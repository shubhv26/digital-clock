==> flow/design.v <==
module Dig_Clk (input logic clk,rst,
					 output logic  LEDR,
					 output logic HEX00,HEX01,HEX02,HEX03,HEX04,HEX05,HEX06,
					 output logic HEX10,HEX11,HEX12,HEX13,HEX14,HEX15,HEX16,
					 output logic HEX20,HEX21,HEX22,HEX23,HEX24,HEX25,HEX26,HEX27,
					 output logic HEX30,HEX31,HEX32,HEX33,HEX34,HEX35,HEX36,
					 output logic HEX40,HEX41,HEX42,HEX43,HEX44,HEX45,HEX46,HEX47,
					 output logic HEX50,HEX51,HEX52,HEX53,HEX54,HEX55,HEX56);
reg [4:0] sec1,sec2;   
reg [4:0] min1,min2;
reg [4:0] hr1,hr2;
reg [6:0] count0,count1,count3,count5;
reg [7:0] count2,count4;
reg [26:0] cycle;  
assign LEDR=rst;					 
always_ff@(posedge clk)
begin	
if(!rst)begin       
	cycle<=27'b0;
	sec1<=4'b0;
	sec2<=4'b0;
	min1<=4'b0;
	min2<=4'b0;
	 hr1<=4'b0;
	 hr2<=4'b0;end
else if(cycle==27'd50000000)
begin
	cycle<=0;
 if(hr2<2)
	begin
	if(hr1<9)
		begin
		if(min2<5)
			begin
			if(min1<9)
				begin
					if(sec2<5)
						begin
						if(sec1<9)
							sec1<=sec1+1;
						else begin
							sec1<=0;
							if(sec2<5)
								sec2<=sec2+1;
								end
						 end
					else if(sec2==5)        
					begin
						if(sec1<9)
							sec1<=sec1+1;
						else begin
							sec1<=0;
							sec2<=0;
							min1<=min1+1;end
					end	
				end
			else begin 
				min1<=0;
				min2<=min2+1;end
			end  
		else if(min2==5)
			begin
				if(min1<9)
					min1<=min1+1;
				else begin
						min2<=0;
						min1<=0;
						hr1<=hr1+1;end
			 end
		 end  
	else begin
		hr1<=0;
		hr2<=hr2+1;end
  end  
 else if(hr2==2)
 begin
	if(hr1<4)
		hr1<=hr1+1;
	else begin
		hr1<=0;
		hr2<=0;end
 end
end
else
	cycle<=cycle+1;
end
always@(*)
begin
case(sec1)  
4'b0000 :  count0 = 7'b0000001; 
4'b0001 :  count0 = 7'b1001111; 
4'b0010 :  count0 = 7'b0010010;  
4'b0011 :  count0 = 7'b0000110;  
4'b0100 :  count0 = 7'b1001100;  
4'b0101 :  count0 = 7'b0100100;  
4'b0110 :  count0 = 7'b0100000;  
4'b0111 :  count0 = 7'b0001111;  
4'b1000 :  count0 = 7'b0000000;  
4'b1001 :  count0 = 7'b0000100;  
default :  count0 = 7'b0000001 ;  
endcase
case(sec2)
4'b0000 :  count1 = 7'b0000001; 
4'b0001 :  count1 = 7'b1001111; 
4'b0010 :  count1 = 7'b0010010;  
4'b0011 :  count1 = 7'b0000110;  
4'b0100 :  count1 = 7'b1001100;  
4'b0101 :  count1 = 7'b0100100;  
4'b0110 :  count1 = 7'b0100000;  
4'b0111 :  count1 = 7'b0001111;  
4'b1000 :  count1 = 7'b0000000;  
4'b1001 :  count1 = 7'b0000100;  
default :  count1 = 7'b0000001 ;  
endcase
case(min1)  
4'b0000 :  count2 = 8'b00000010;  
4'b0001 :  count2 = 8'b10011110;  
4'b0010 :  count2 = 8'b00100100;  
4'b0011 :  count2 = 8'b00001100;  
4'b0100 :  count2 = 8'b10011000;  
4'b0101 :  count2 = 8'b01001000;  
4'b0110 :  count2 = 8'b01000000;  
4'b0111 :  count2 = 8'b00011110;  
4'b1000 :  count2 = 8'b00000000;  
4'b1001 :  count2 = 8'b00001000;  
default :  count2 = 8'b00000010;  
endcase
case(min2)
4'b0000 :  count3 = 7'b0000001; 
4'b0001 :  count3 = 7'b1001111; 
4'b0010 :  count3 = 7'b0010010;  
4'b0011 :  count3 = 7'b0000110;  
4'b0100 :  count3 = 7'b1001100;  
4'b0101 :  count3 = 7'b0100100;  
4'b0110 :  count3 = 7'b0100000;  
4'b0111 :  count3 = 7'b0001111;  
4'b1000 :  count3 = 7'b0000000;  
4'b1001 :  count3 = 7'b0000100;  
default :  count3 = 7'b0000001 ;  
endcase
case(hr1)  
4'b0000 :  count4 = 8'b00000010;  
4'b0001 :  count4 = 8'b10011110;  
4'b0010 :  count4 = 8'b00100100;  
4'b0011 :  count4 = 8'b00001100;  
4'b0100 :  count4 = 8'b10011000;  
4'b0101 :  count4 = 8'b01001000;  
4'b0110 :  count4 = 8'b01000000;  
4'b0111 :  count4 = 8'b00011110;  
4'b1000 :  count4 = 8'b00000000;  
4'b1001 :  count4 = 8'b00001000;  
default :  count4 = 8'b00000010;  
endcase
case(hr2)
4'b0000 :  count5 = 7'b0000001; 
4'b0001 :  count5 = 7'b1001111; 
4'b0010 :  count5 = 7'b0010010;  
4'b0011 :  count5 = 7'b0000110;  
4'b0100 :  count5 = 7'b1001100;  
4'b0101 :  count5 = 7'b0100100;  
4'b0110 :  count5 = 7'b0100000;  
4'b0111 :  count5 = 7'b0001111;  
4'b1000 :  count5 = 7'b0000000;  
4'b1001 :  count5 = 7'b0000100;  
default :  count5 = 7'b0000001 ;  
endcase
end
assign HEX00 = count0[6];  
assign HEX01 = count0[5];  
assign HEX02 = count0[4];  
assign HEX03 = count0[3]; 
assign HEX04 = count0[2]; 
assign HEX05 = count0[1]; 
assign HEX06 = count0[0]; 
assign HEX10 = count1[6];  
assign HEX11 = count1[5];  
assign HEX12 = count1[4];  
assign HEX13 = count1[3]; 
assign HEX14 = count1[2]; 
assign HEX15 = count1[1]; 
assign HEX16 = count1[0]; 
assign HEX20 = count2[7];  
assign HEX21 = count2[6];  
assign HEX22 = count2[5];  
assign HEX23 = count2[4]; 
assign HEX24 = count2[3]; 
assign HEX25 = count2[2]; 
assign HEX26 = count2[1]; 
assign HEX27 = count2[0]; 
assign HEX30 = count3[6];  
assign HEX31 = count3[5];  
assign HEX32 = count3[4];  
assign HEX33 = count3[3]; 
assign HEX34 = count3[2]; 
assign HEX35 = count3[1]; 
assign HEX36 = count3[0]; 
assign HEX40 = count4[7];  
assign HEX41 = count4[6];  
assign HEX42 = count4[5];  
assign HEX43 = count4[4]; 
assign HEX44 = count4[3]; 
assign HEX45 = count4[2]; 
assign HEX46 = count4[1]; 
assign HEX47 = count4[0]; 
assign HEX50 = count5[6];  
assign HEX51 = count5[5];  
assign HEX52 = count5[4];  
assign HEX53 = count5[3]; 
assign HEX54 = count5[2]; 
assign HEX55 = count5[1]; 
assign HEX56 = count5[0]; 
endmodule
== From RTL to reports: Dig_Clk ==
What the tools print for Dig_Clk, step after step.
Line numbers count from 1 in the design file above.
Library cell names are shortened.
The mark -- stands for no value.

* Design top: Dig_Clk
* Clock: clk
* Cell library: sky130hd
* Timing corner: tt_025C_1v80

== After elaboration ==
Counts by Yosys on the flattened word-level netlist (proc, flatten, opt, wreduce; memories kept). Print and check cells are left out. Cells with the same type and inputs are merged into one.
Yosys's memory passes give these memory sizes; they may raise the number of words (mostly to a power of two), join words into wider ones and drop unused or constant bits.

* Bitwise gates (word level): 3
* Add/subtract/negate cells: 7
* Equal/unequal tests: 12
* $lt $le $gt $ge: 7
* Mux-type cells: 47
* Reductions and logical operators: 10

{| class="wikitable"
|+ Operators by type and width
! cell !! number
|-
| 2-to-1 mux 5 bit || 29
|-
| 2-to-1 mux 4 bit || 12
|-
| adder 5 x 1 -> 5 bit (second input constant) || 6
|-
| 2-to-1 mux 7 bit || 4
|-
| adder 27 x 1 -> 27 bit (second input constant) || 1
|-
| == test 27 x 26 -> 1 bit (second input constant) || 1
|-
| 2-to-1 mux 8 bit || 2
|-
| != test 3 bit (second input constant) || 5
|-
| less-than comparator 5 x 3 -> 1 bit (second input constant) || 3
|-
| less-than comparator 5 x 4 -> 1 bit (second input constant) || 3
|-
| AND reduction 7 bit || 2
|-
| == test 5 x 3 -> 1 bit (second input constant) || 2
|-
| AND reduction 5 bit || 2
|-
| nonzero test 2 bit || 3
|-
| AND reduction 6 bit || 1
|-
| less-than comparator 5 x 2 -> 1 bit (second input constant) || 1
|-
| == test 5 x 2 -> 1 bit (second input constant) || 1
|-
| != test 2 bit (second input constant) || 2
|-
| AND reduction 4 bit || 1
|-
| NOT 1 bit || 3
|-
| != test 3 x 2 -> 1 bit (second input constant) || 1
|-
| OR reduction 2 bit || 1
|}

* Memories kept: 6
* Register bits after elaboration: 57
* Cells after elaboration: 99
* Word width x clocked read ports: 42
* Output and inout port bits: 45
* Bits in read-only memories: 672

{| class="wikitable"
|+ Memory list
! name !! words !! bits a word !! rd ports !! wr ports !! line !! RTL
|-
| (name not given) || 16 || 7 || 1 || 0 || 89 || <nowiki>case(sec1)</nowiki>
|-
| (name not given) || 16 || 7 || 1 || 0 || 102 || <nowiki>case(sec2)</nowiki>
|-
| (name not given) || 16 || 7 || 1 || 0 || 115 || <nowiki>case(min1)</nowiki>
|-
| (name not given) || 16 || 7 || 1 || 0 || 128 || <nowiki>case(min2)</nowiki>
|-
| (name not given) || 16 || 7 || 1 || 0 || 141 || <nowiki>case(hr1)</nowiki>
|-
| (name not given) || 16 || 7 || 1 || 0 || 154 || <nowiki>case(hr2)</nowiki>
|}

== Longest topological paths ==
Yosys ltp: most cells in a row. Word level: on the elaborated netlist, between registers, memories and ports. Mapped: between sequential cells and ports; inverters and the memories' decode and read muxes count.

* Depth after elaboration: 8
* ABC_AREA: 0
* Mapped depth: 14

== Mapped cells and area ==
Source: synth_stat.txt of the flow (Yosys; design flattened, memories mapped). It holds for the ABC_AREA given above (unset counts as 0); a run with the other value may have another netlist.
Totals and module areas in this step are rounded.

{| class="wikitable"
|+ Cell types
! cell type !! number !! area in all (µm²)
|-
| dfxtp_1 || 99 || 1.98E+03
|-
| ha_1 || 41 || 512.992
|-
| nor2b_1 || 38 || 237.728
|-
| nor2_1 || 57 || 213.955
|-
| xor2_1 || 19 || 166.41
|-
| inv_1 || 36 || 135.13
|-
| mux2i_1 || 11 || 110.106
|-
| nand3_1 || 22 || 110.106
|-
| a21oi_1 || 21 || 105.101
|-
| nand2_1 || 28 || 105.101
|-
| o21ai_0 || 19 || 95.091
|-
| nor3_1 || 13 || 65.062
|-
| and3_1 || 10 || 62.56
|-
| nand4_1 || 10 || 62.56
|-
| or2_2 || 10 || 62.56
|-
| xnor2_1 || 7 || 61.309
|-
| and4_1 || 6 || 52.55
|-
| clkbuf_1 || 14 || 52.55
|}

Other cell types: 59; their cells: 123.

* Buffer cells: 24
* Chip area (Yosys): 5260 µm²
* Standard cells after synthesis: 584
* Flip-flops: 99

== Timing after synthesis ==
Path of least setup slack by OpenSTA after synthesis, without wires, with an ideal clock, recovery checks aside; 20% of the period is set as input and as output delay. Where synthesis merged equal registers, the netlist keeps one of their names.

* Kind: flip-flop to flip-flop
* Start point: register hr2[3]
* End point: register (name not given)
* Path delay: 2.857 ns
* Slack: 0.713 ns
* Data required time: 3.483 ns
* Data arrival time: 2.770 ns
* Stages on the path: 12
* Period: 3.57 ns
* Time at the first pin: 0.000 ns
* Path buffers: 1
* Synthesis period reached: 2.857 ns

"path delay" = arrival - input delay + setup time.
"stages on the path" counts driving pins, that of a launching flip-flop among them; a cell with two outputs on the path counts twice.
"synthesis period reached" = period - worst setup slack (recovery checks aside). The figure is calculated, with input and output delays left at 20% of the set period.
A register here has more assigning lines than the two given.

* Cells stage by stage: dfxtp_1 > buf_2 > nor4_2 > nand3_1 > nor3_2 > a31oi_1 > o21ai_0 > inv_1 > ha_1 > or3_1 > mux2_2 > o31ai_1

{| class="wikitable"
|+ Ends and longest elaborated chain, post-synthesis
! what !! line !! RTL
|-
| from (decl) || 11 || <nowiki>reg [4:0] hr1,hr2;</nowiki>
|-
| from (assign) || 25 || <nowiki>hr2<=4'b0;end</nowiki>
|-
| from (assign) || 73 || <nowiki>hr2<=hr2+1;end</nowiki>
|}

No chain of elaborated cells between the ends is given.

== Timing after layout ==
Path of least setup slack in the final report of flow run 1 (OpenROAD, finished layout, wires in). Where an end is a register, its clock arrival counts in the times.

* Kind: flip-flop to flip-flop
* Start point: register cycle[5]
* End point: register (name not given)
* Path buffers: 0
* Slack: 0.20 ns
* Data arrival time: 2.98 ns
* Time at the first pin: 0.36 ns
* Period: 2.94 ns
* Data required time: 3.19 ns
* Stages on the path: 11

A register here has more assigning lines than the two given.

* Cells stage by stage: dfxtp_1 > nor4b_2 > nand4_2 > or2_4 > or3_4 > mux2i_1 > inv_1 > ha_1 > inv_1 > mux2i_1 > nor2_1

{| class="wikitable"
|+ Ends and longest elaborated chain, post-layout
! what !! line !! RTL
|-
| from (decl) || 14 || <nowiki>reg [26:0] cycle;</nowiki>
|-
| from (assign) || 19 || <nowiki>cycle<=27'b0;</nowiki>
|-
| from (assign) || 85 || <nowiki>cycle<=cycle+1;</nowiki>
|}

No chain of elaborated cells between the ends is given.

Hand-over note for Dig_Clk

2 stored runs of Dig_Clk in the flow (synthesis by Yosys, layout by OpenROAD, sky130hd cells), in arbitrary order. Constraints: input delay and output delay 20% of the set period each, output load 0.01 pF.
By "achieved clock period" is meant the clock period of the run minus its worst setup slack. This is arithmetic on one report: input and output delays are still those of the set period (20% each).
"worst setup path time" = time allowed to the worst setup path (clock period - input delay - output delay, where it has them) - its slack; a late launch clock adds to it, a late capture clock takes from it.
By "power" is meant OpenSTA's value without simulated activity: inputs other than the clock are taken to toggle once in ten clock periods, and the tool carries that through the logic.
The measured numbers are rounded.

Flow run 1
==> flow/run.sh <==
#!/bin/bash
# the make line also repeats the synthesis and layout settings of config.mk as NAME=value (left out here)
make -C /OpenROAD-flow-scripts/flow DESIGN_CONFIG=/design/flow/config.mk WORK_HOME=/design/flow/orfs CLKGATE_MAP_FILE= finish
==> flow/config.mk <==
export PLATFORM = sky130hd
export DESIGN_NAME = Dig_Clk
export DESIGN_NICKNAME = Dig_Clk
export VERILOG_FILES = /design/flow/design.v
export SDC_FILE = /design/flow/constraint.sdc
export NUM_CORES = 4
export LEC_CHECK = 0
export CAP_MARGIN = 20
export CORE_MARGIN = 2
export CORE_UTILIZATION = 59
export SLEW_MARGIN = 20
==> flow/constraint.sdc <==
create_clock -name core_clock -period 2.94 [get_ports {clk}]
set_input_delay 0.5880 -clock core_clock [delete_from_list [all_inputs] [get_ports {clk}]]
set_output_delay 0.5880 -clock core_clock [all_outputs]
set_load 0.01 [all_outputs]

==> results of flow run 1 <==
chip area after synthesis (Yosys): 5260 µm²
die area: 9690 µm²
standard-cell area of the final layout: 6180 µm²
utilization: 71.2 %
worst setup slack after layout: 0.205 ns
total negative slack: 0.000 ns
worst hold slack: 0.508 ns
power: 2250 µW
achieved clock period: 2.735 ns
worst setup path time: 2.74 ns
worst setup path kind: flip-flop to flip-flop

Flow run 2
==> flow/run.sh <==
#!/bin/bash
# the make line also repeats the synthesis and layout settings of config.mk as NAME=value (left out here)
make -C /OpenROAD-flow-scripts/flow DESIGN_CONFIG=/design/flow/config.mk WORK_HOME=/design/flow/orfs CLKGATE_MAP_FILE= finish
==> flow/config.mk <==
export PLATFORM = sky130hd
export DESIGN_NAME = Dig_Clk
export DESIGN_NICKNAME = Dig_Clk
export VERILOG_FILES = /design/flow/design.v
export SDC_FILE = /design/flow/constraint.sdc
export NUM_CORES = 4
export LEC_CHECK = 0
export CAP_MARGIN = 20
export CELL_PAD_IN_SITES_GLOBAL_PLACEMENT = 0
export CORE_MARGIN = 2
export CORE_UTILIZATION = 49
export CTS_CLUSTER_DIAMETER = 36
export GPL_ROUTABILITY_DRIVEN = 1
export MAX_ROUTING_LAYER = met4
export MIN_ROUTING_LAYER = met2
export PLACE_DENSITY_LB_ADDON = 0.22
export SLEW_MARGIN = 20
export TNS_END_PERCENT = 80
==> flow/constraint.sdc <==
create_clock -name core_clock -period 3.79 [get_ports {clk}]
set_input_delay 0.7580 -clock core_clock [delete_from_list [all_inputs] [get_ports {clk}]]
set_output_delay 0.7580 -clock core_clock [all_outputs]
set_load 0.01 [all_outputs]

==> results of flow run 2 <==
chip area after synthesis (Yosys): 5260 µm²
die area: 11600 µm²
standard-cell area of the final layout: 6040 µm²
utilization: 58.2 %
worst setup slack after layout: 0.515 ns
total negative slack: 0.000 ns
worst hold slack: 0.510 ns
power: 1920 µW
achieved clock period: 3.275 ns
worst setup path time: 3.28 ns
worst setup path kind: flip-flop to flip-flop

End of note.
